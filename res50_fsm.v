==> flow/design.v <==
`timescale 1ns / 1ps
module res50_fsm(
clk,
rstn,
q_width,
q_height,
q_channel,
q_step_x,
q_step_y,
q_vsync_delay,
q_hsync_delay,
q_frame_size,
q_start,
o_ctrl_vsync_run,
o_ctrl_vsync_cnt,
o_ctrl_hsync_run,
o_ctrl_hsync_cnt,
o_ctrl_data_run,
o_row,
o_col,
o_chn,
o_data_count,
o_end_frame
);
parameter W_SIZE  = 8;					
parameter W_FRAME_SIZE  = 2 * W_SIZE + 3;	
parameter W_DELAY = 12;
input clk, rstn;
input [W_SIZE-1 :0] q_width;
input [W_SIZE-1 :0] q_height;
input [W_SIZE-1 :0] q_channel;
input [W_SIZE-1 :0] q_step_x;
input [W_SIZE-1 :0] q_step_y;
input [W_DELAY-1:0] q_vsync_delay;
input [W_DELAY-1:0] q_hsync_delay;
input [W_FRAME_SIZE-1:0] q_frame_size;
input q_start;
output 					 o_ctrl_vsync_run;
output [W_DELAY-1:0]	 o_ctrl_vsync_cnt;
output 					 o_ctrl_hsync_run;
output [W_DELAY-1:0]	 o_ctrl_hsync_cnt;
output 					 o_ctrl_data_run;
output [W_SIZE-1:0] 	 o_row;
output [W_SIZE-1:0] 	 o_col;
output [W_SIZE-1:0] 	 o_chn;
output [W_FRAME_SIZE-1:0]o_data_count;
output o_end_frame;
localparam		ST_IDLE 	= 2'b00,
				ST_VSYNC	= 2'b01,
				ST_HSYNC	= 2'b10,
				ST_DATA		= 2'b11;
reg [1:0] cstate, nstate;
reg 				ctrl_vsync_run;
reg [W_DELAY-1:0]	ctrl_vsync_cnt;
reg 				ctrl_hsync_run;
reg [W_DELAY-1:0]	ctrl_hsync_cnt;
reg 				ctrl_data_run;
reg [W_SIZE-1:0] 	row;
reg [W_SIZE-1:0] 	col;
reg [W_SIZE-1:0] 	chn;
reg [W_FRAME_SIZE-1:0] data_count;
wire end_frame;
always@(posedge clk, negedge rstn)
begin
    if(!rstn) begin
        cstate <= ST_IDLE;
    end
    else begin
        cstate <= nstate;
    end
end
always @(*) begin
    case(cstate)
		ST_IDLE: begin
			if(q_start)
				nstate = ST_VSYNC;
			else
				nstate = ST_IDLE;
        end		
        ST_VSYNC: begin
			if(ctrl_vsync_cnt == q_vsync_delay) 
				nstate = ST_HSYNC;
			else
				nstate = ST_VSYNC;
        end	
        ST_HSYNC: begin
			if(ctrl_hsync_cnt == q_hsync_delay) 
				nstate = ST_DATA;
			else
				nstate = ST_HSYNC;
        end		
        ST_DATA: begin
			if(end_frame)		 
				nstate = ST_IDLE;
			else begin
				if((col == q_width - q_step_x) && (chn == q_channel-1))     
				nstate = ST_HSYNC;
			else
				nstate = ST_DATA;
			end
        end
        default: nstate = ST_IDLE;
    endcase
end
always @(*) begin
	ctrl_vsync_run = 0;
	ctrl_hsync_run = 0;
	ctrl_data_run  = 0;
	case(cstate)
		ST_VSYNC: 	begin ctrl_vsync_run = 1; end
		ST_HSYNC: 	begin ctrl_hsync_run = 1; end
		ST_DATA: 	begin ctrl_data_run  = 1; end
	endcase
end
always@(posedge clk, negedge rstn)
begin
    if(!rstn) begin
        ctrl_vsync_cnt <= 0;
		ctrl_hsync_cnt <= 0;
    end
    else begin
        if(ctrl_vsync_run)
			ctrl_vsync_cnt <= ctrl_vsync_cnt + 1;
		else 
			ctrl_vsync_cnt <= 0;
        if(ctrl_hsync_run)
			ctrl_hsync_cnt <= ctrl_hsync_cnt + 1;			
		else
			ctrl_hsync_cnt <= 0;
    end
end
always@(posedge clk, negedge rstn)
begin
    if(!rstn) begin
        row <= 0;
		col <= 0;
		chn <= 0;
    end
	else begin
		if(ctrl_data_run) begin
			if(chn == q_channel-1) begin 
				if(col == q_width - q_step_x) begin
					if(row == q_height - q_step_y)
						row <= 0;			
					else 
						row <= row + q_step_y;
				end
				if(col == q_width - q_step_x) 
					col <= 0;
				else 
					col <= col + q_step_x;			
			end 
			if(chn == q_channel - 1) 
				chn <= 0;
			else 
				chn <= chn + 1;				
		end
	end
end
always@(posedge clk, negedge rstn)
begin
    if(!rstn) begin
        data_count <= 0;
    end
    else begin
        if(ctrl_data_run && (chn == q_channel-1)) begin
			if(!end_frame)
				data_count <= data_count + 1;
			else
				data_count <= 0;
		end
    end
end
assign end_frame = ((row == q_height - q_step_y) 
                 && (col == q_width - q_step_x)
				 && (chn == q_channel-1))? 1'b1: 1'b0;			
assign o_ctrl_vsync_run = ctrl_vsync_run;
assign o_ctrl_vsync_cnt = ctrl_vsync_cnt;
assign o_ctrl_hsync_run = ctrl_hsync_run;
assign o_ctrl_hsync_cnt = ctrl_hsync_cnt;
assign o_ctrl_data_run  = ctrl_data_run ;
assign o_row = row;
assign o_col = col;
assign o_chn = chn;
assign o_data_count = data_count;
assign o_end_frame = end_frame;
endmodule
## From RTL to reports: res50_fsm

Tool output for the design above, in the order of the flow.
Lines are those of the file above, counted from 1.
Library cell names are shortened.
Not given: n/a

| set-up | value |
|---|---|
| top | res50_fsm |
| clock port | clk |
| standard-cell library | sky130hd |
| corner | tt_025C_1v80 |

## Elaborated design

Source: Yosys, flattened and elaborated, memories not mapped. Widths are those after wreduce. Registers that Yosys merges into a memory's read port (data or address) are not register bits. Print and check cells do not count. Equal cells are merged and count once.

| word-level totals | value |
|---|---|
| flip-flop bits (word level) | 69 |
| input port bits | 86 |

| cells by class | value |
|---|---|
| mux-type cells | 16 |
| equality and inequality tests | 8 |
| add/sub/neg operators | 9 |
| reductions and logical operators | 7 |

Operator list:

| cell | count |
|---|---|
| == test 8 x 32 -> 1 bit | 1 |
| adder 12 x 1 -> 12 bit (second input constant) | 2 |
| == test 12 bit | 2 |
| 2-to-1 mux 12 bit | 2 |
| 2-to-1 mux 8 bit | 3 |
| adder 19 x 1 -> 19 bit (second input constant) | 1 |
| 2-to-1 mux 19 bit | 1 |
| adder 8 bit | 2 |
| subtractor 8 bit | 2 |
| == test 8 bit | 2 |
| subtractor 8 x 1 -> 9 bit (second input constant) | 1 |
| adder 8 x 1 -> 8 bit (second input constant) | 1 |
| parallel mux 2 bit (select 4 bit) | 1 |
| 2-to-1 mux 1 bit | 7 |
| logical AND 1 bit | 4 |
| == test 2 bit (second input constant) | 2 |
| 2-to-1 mux 2 bit | 2 |
| AND reduction 3 bit | 1 |
| == test 2 x 1 -> 1 bit (second input constant) | 1 |
| logical NOT 2 bit | 1 |
| AND reduction 2 bit | 1 |

## Longest topological paths

Depth = most cells in a row (Yosys ltp): at word level without a register or memory, in the mapped netlist without a sequential cell, where the memories' decode and read muxes count.

| logic depth | value |
|---|---|
| depth after elaboration | 7 |
| ABC_AREA | 0 |
| mapped depth | 12 |

## Mapped cells and area

Yosys stat after the flow's synthesis: flattened, memories mapped to cells. It holds for the ABC_AREA given above (unset counts as 0); a run with the other value may have another netlist.

| mapped netlist | value |
|---|---|
| flip-flop cells | 71 |
| sequential area | 0.001778 mm2 |
| synthesis area | 0.0054139 mm2 |
| buffers | 22 |
| cells in the netlist | 633 |

Cell types:

| type | count |
|---|---|
| dfrtp_1 | 70 |
| ha_1 | 33 |
| xnor2_1 | 47 |
| xor2_1 | 39 |
| nand2_1 | 65 |
| nor2_1 | 46 |
| o21ai_0 | 29 |
| inv_1 | 35 |
| nor4_1 | 18 |
| o22ai_1 | 18 |
| nor3_1 | 21 |
| a21oi_1 | 20 |
| nor2b_1 | 16 |
| nand3_1 | 19 |
| nand4_1 | 14 |
| fa_1 | 4 |
| and3_1 | 11 |
| o21a_1 | 9 |

Not listed: further types 35, cells in them 119.

## Worst setup path after synthesis

OpenSTA on the mapped netlist: ideal clock, no wires. The path of least setup slack (recovery checks aside). Input and output delay are each 20% of the period. Register names are those of the netlist, which keeps one name where synthesis merged equal registers.

| path after synthesis | value |
|---|---|
| path type | in2out |
| start | in q_width[0] |
| end | out o_end_frame |
| data required time | 2784 ps |
| clock period | 3480 ps |
| path delay | 1849 ps |
| path buffers | 0 |
| stages on the path | 9 |
| arrival time | 2545 ps |
| path slack | 239 ps |
| launch time at the first pin | 696 ps |
| period reached after synthesis | 3241 ps |

"path delay" = arrival - input delay + setup time.
A path that ends at an output port has no setup time.
"stages on the path" counts driving pins, that of a launching flip-flop among them; a cell with two outputs on the path counts twice.
"period reached after synthesis" is the clock period less the worst setup slack; recovery checks do not enter. This is arithmetic on one report: input and output delays are still those of the set period (20% each).
The rows between start and end are the longest chain of elaborated cells between them; the timing report does not say that the signal goes this way. Where chains are equally long, one stands for them.
Each line given opens the expression or statement behind the cell; cells for indexed reads and writes are added by Yosys, which also makes memories of some case tables.

| between the ends, after synthesis | value |
|---|---|
| cell sequence | inv_1 ha_1 fa_1 xor2_1 nand3_1 a2111oi_0 nand4_1 nand2b_1 nor2_1 |
| cells in the longest elaborated chain | 5 |
| elaborated cells between the ends (all ways) | 5 |

Ends and longest elaborated chain, after synthesis:

| what | line | RTL |
|---|---|---|
| start: declaration | 29 | `input [W_SIZE-1 :0] q_width;` |
| subtractor 8 bit | 175 | `&& (col == q_width - q_step_x)` |
| == test 8 bit | 175 |  |
| logical AND 1 bit x2 | 174 | `assign end_frame = ((row == q_height - q_step_y)` |
| 2-to-1 mux 1 bit | 174 |  |
| end: declaration | 47 | `output o_end_frame;` |

## Timing after layout

Path of least setup slack in the final report of job 1 (OpenROAD, finished layout, wires in). Where an end is a register, its clock arrival counts in the times.
The path's times are printed in steps of 10 ps; the period is the one set.

| path after layout | value |
|---|---|
| path type | in2out |
| start | in q_width[3] |
| end | out o_end_frame |
| path slack | -710 ps |
| arrival time | 2320 ps |
| clock period | 2010 ps |
| launch time at the first pin | 400 ps |
| path buffers | 2 |
| stages on the path | 10 |
| data required time | 1610 ps |

The rows between start and end are the longest chain of elaborated cells between them; the timing report does not say that the signal goes this way. Where chains are equally long, one stands for them.

| between the ends, after layout | value |
|---|---|
| cell sequence | clkdlybuf4s15_1 ha_4 o211a_1 o31ai_4 and3_4 a2111oi_4 nand4_1 nand2b_4 nor2_4 buf_6 |
| cells in the longest elaborated chain | 5 |
| elaborated cells between the ends (all ways) | 5 |

Ends and longest elaborated chain, after layout:

| what | line | RTL |
|---|---|---|
| start: declaration | 29 | `input [W_SIZE-1 :0] q_width;` |
| subtractor 8 bit | 175 | `&& (col == q_width - q_step_x)` |
| == test 8 bit | 175 |  |
| logical AND 1 bit x2 | 174 | `assign end_frame = ((row == q_height - q_step_y)` |
| 2-to-1 mux 1 bit | 174 |  |
| end: declaration | 47 | `output o_end_frame;` |

==> results <==
Record of 2 stored runs of the RTL-to-layout flow on res50_fsm, platform sky130hd. The runs are unordered. Constraints: input delay and output delay 20% of the set period each, output load 0.01 pF.
"time of the worst setup path" means the part of the period allowed to the worst setup path (the constraints hold back 20% at inputs and 20% at outputs) less its slack; where the path has registers, the arrival times of their clocks count too.
"overall power" rests on the timing tool's default activity at the inputs, not on a simulated workload.
"time of the worst setup path" is known to 10 ps.

#### Job 1

| setting | value |
|---|---|
| period_ns | `2.01` |
| CORE_UTILIZATION | `19` |
| SETUP_SLACK_MARGIN | `0.01` |
| PLACE_DENSITY_LB_ADDON | `0.05` |
| CORE_ASPECT_RATIO | `1.52` |
| CORE_MARGIN | `7` |
| CELL_PAD_IN_SITES_DETAIL_PLACEMENT | `1` |
| ABC_AREA | `0` |
| GPL_TIMING_DRIVEN | `1` |
| GPL_ROUTABILITY_DRIVEN | `1` |
| SLEW_MARGIN | `15` |
| MIN_ROUTING_LAYER | `met1` |
| MAX_ROUTING_LAYER | `met5` |
| CAP_MARGIN | `20` |

| result | value |
|---|---|
| chip area in the Yosys report | 0.0054139 mm2 |
| total die area | 0.0335205 mm2 |
| standard-cell area of the final layout | 0.0094628 mm2 |
| post-layout utilization | 0.336 |
| setup slack of the worst path | -711 ps |
| summed negative setup slack | -20807 ps |
| overall power | 4679 µW |
| time of the worst setup path | 1920 ps |
| worst setup path kind | in2out |

#### Job 2

| setting | value |
|---|---|
| period_ns | `3.6` |
| CORE_UTILIZATION | `60` |
| CAP_MARGIN | `20` |
| CORE_MARGIN | `2` |
| SLEW_MARGIN | `20` |

| result | value |
|---|---|
| chip area in the Yosys report | 0.0054139 mm2 |
| total die area | 0.009799 mm2 |
| standard-cell area of the final layout | 0.0076298 mm2 |
| post-layout utilization | 0.875 |
| setup slack of the worst path | 68 ps |
| summed negative setup slack | 0 ps |
| overall power | 2252 µW |
| time of the worst setup path | 2090 ps |
| worst setup path kind | in2out |
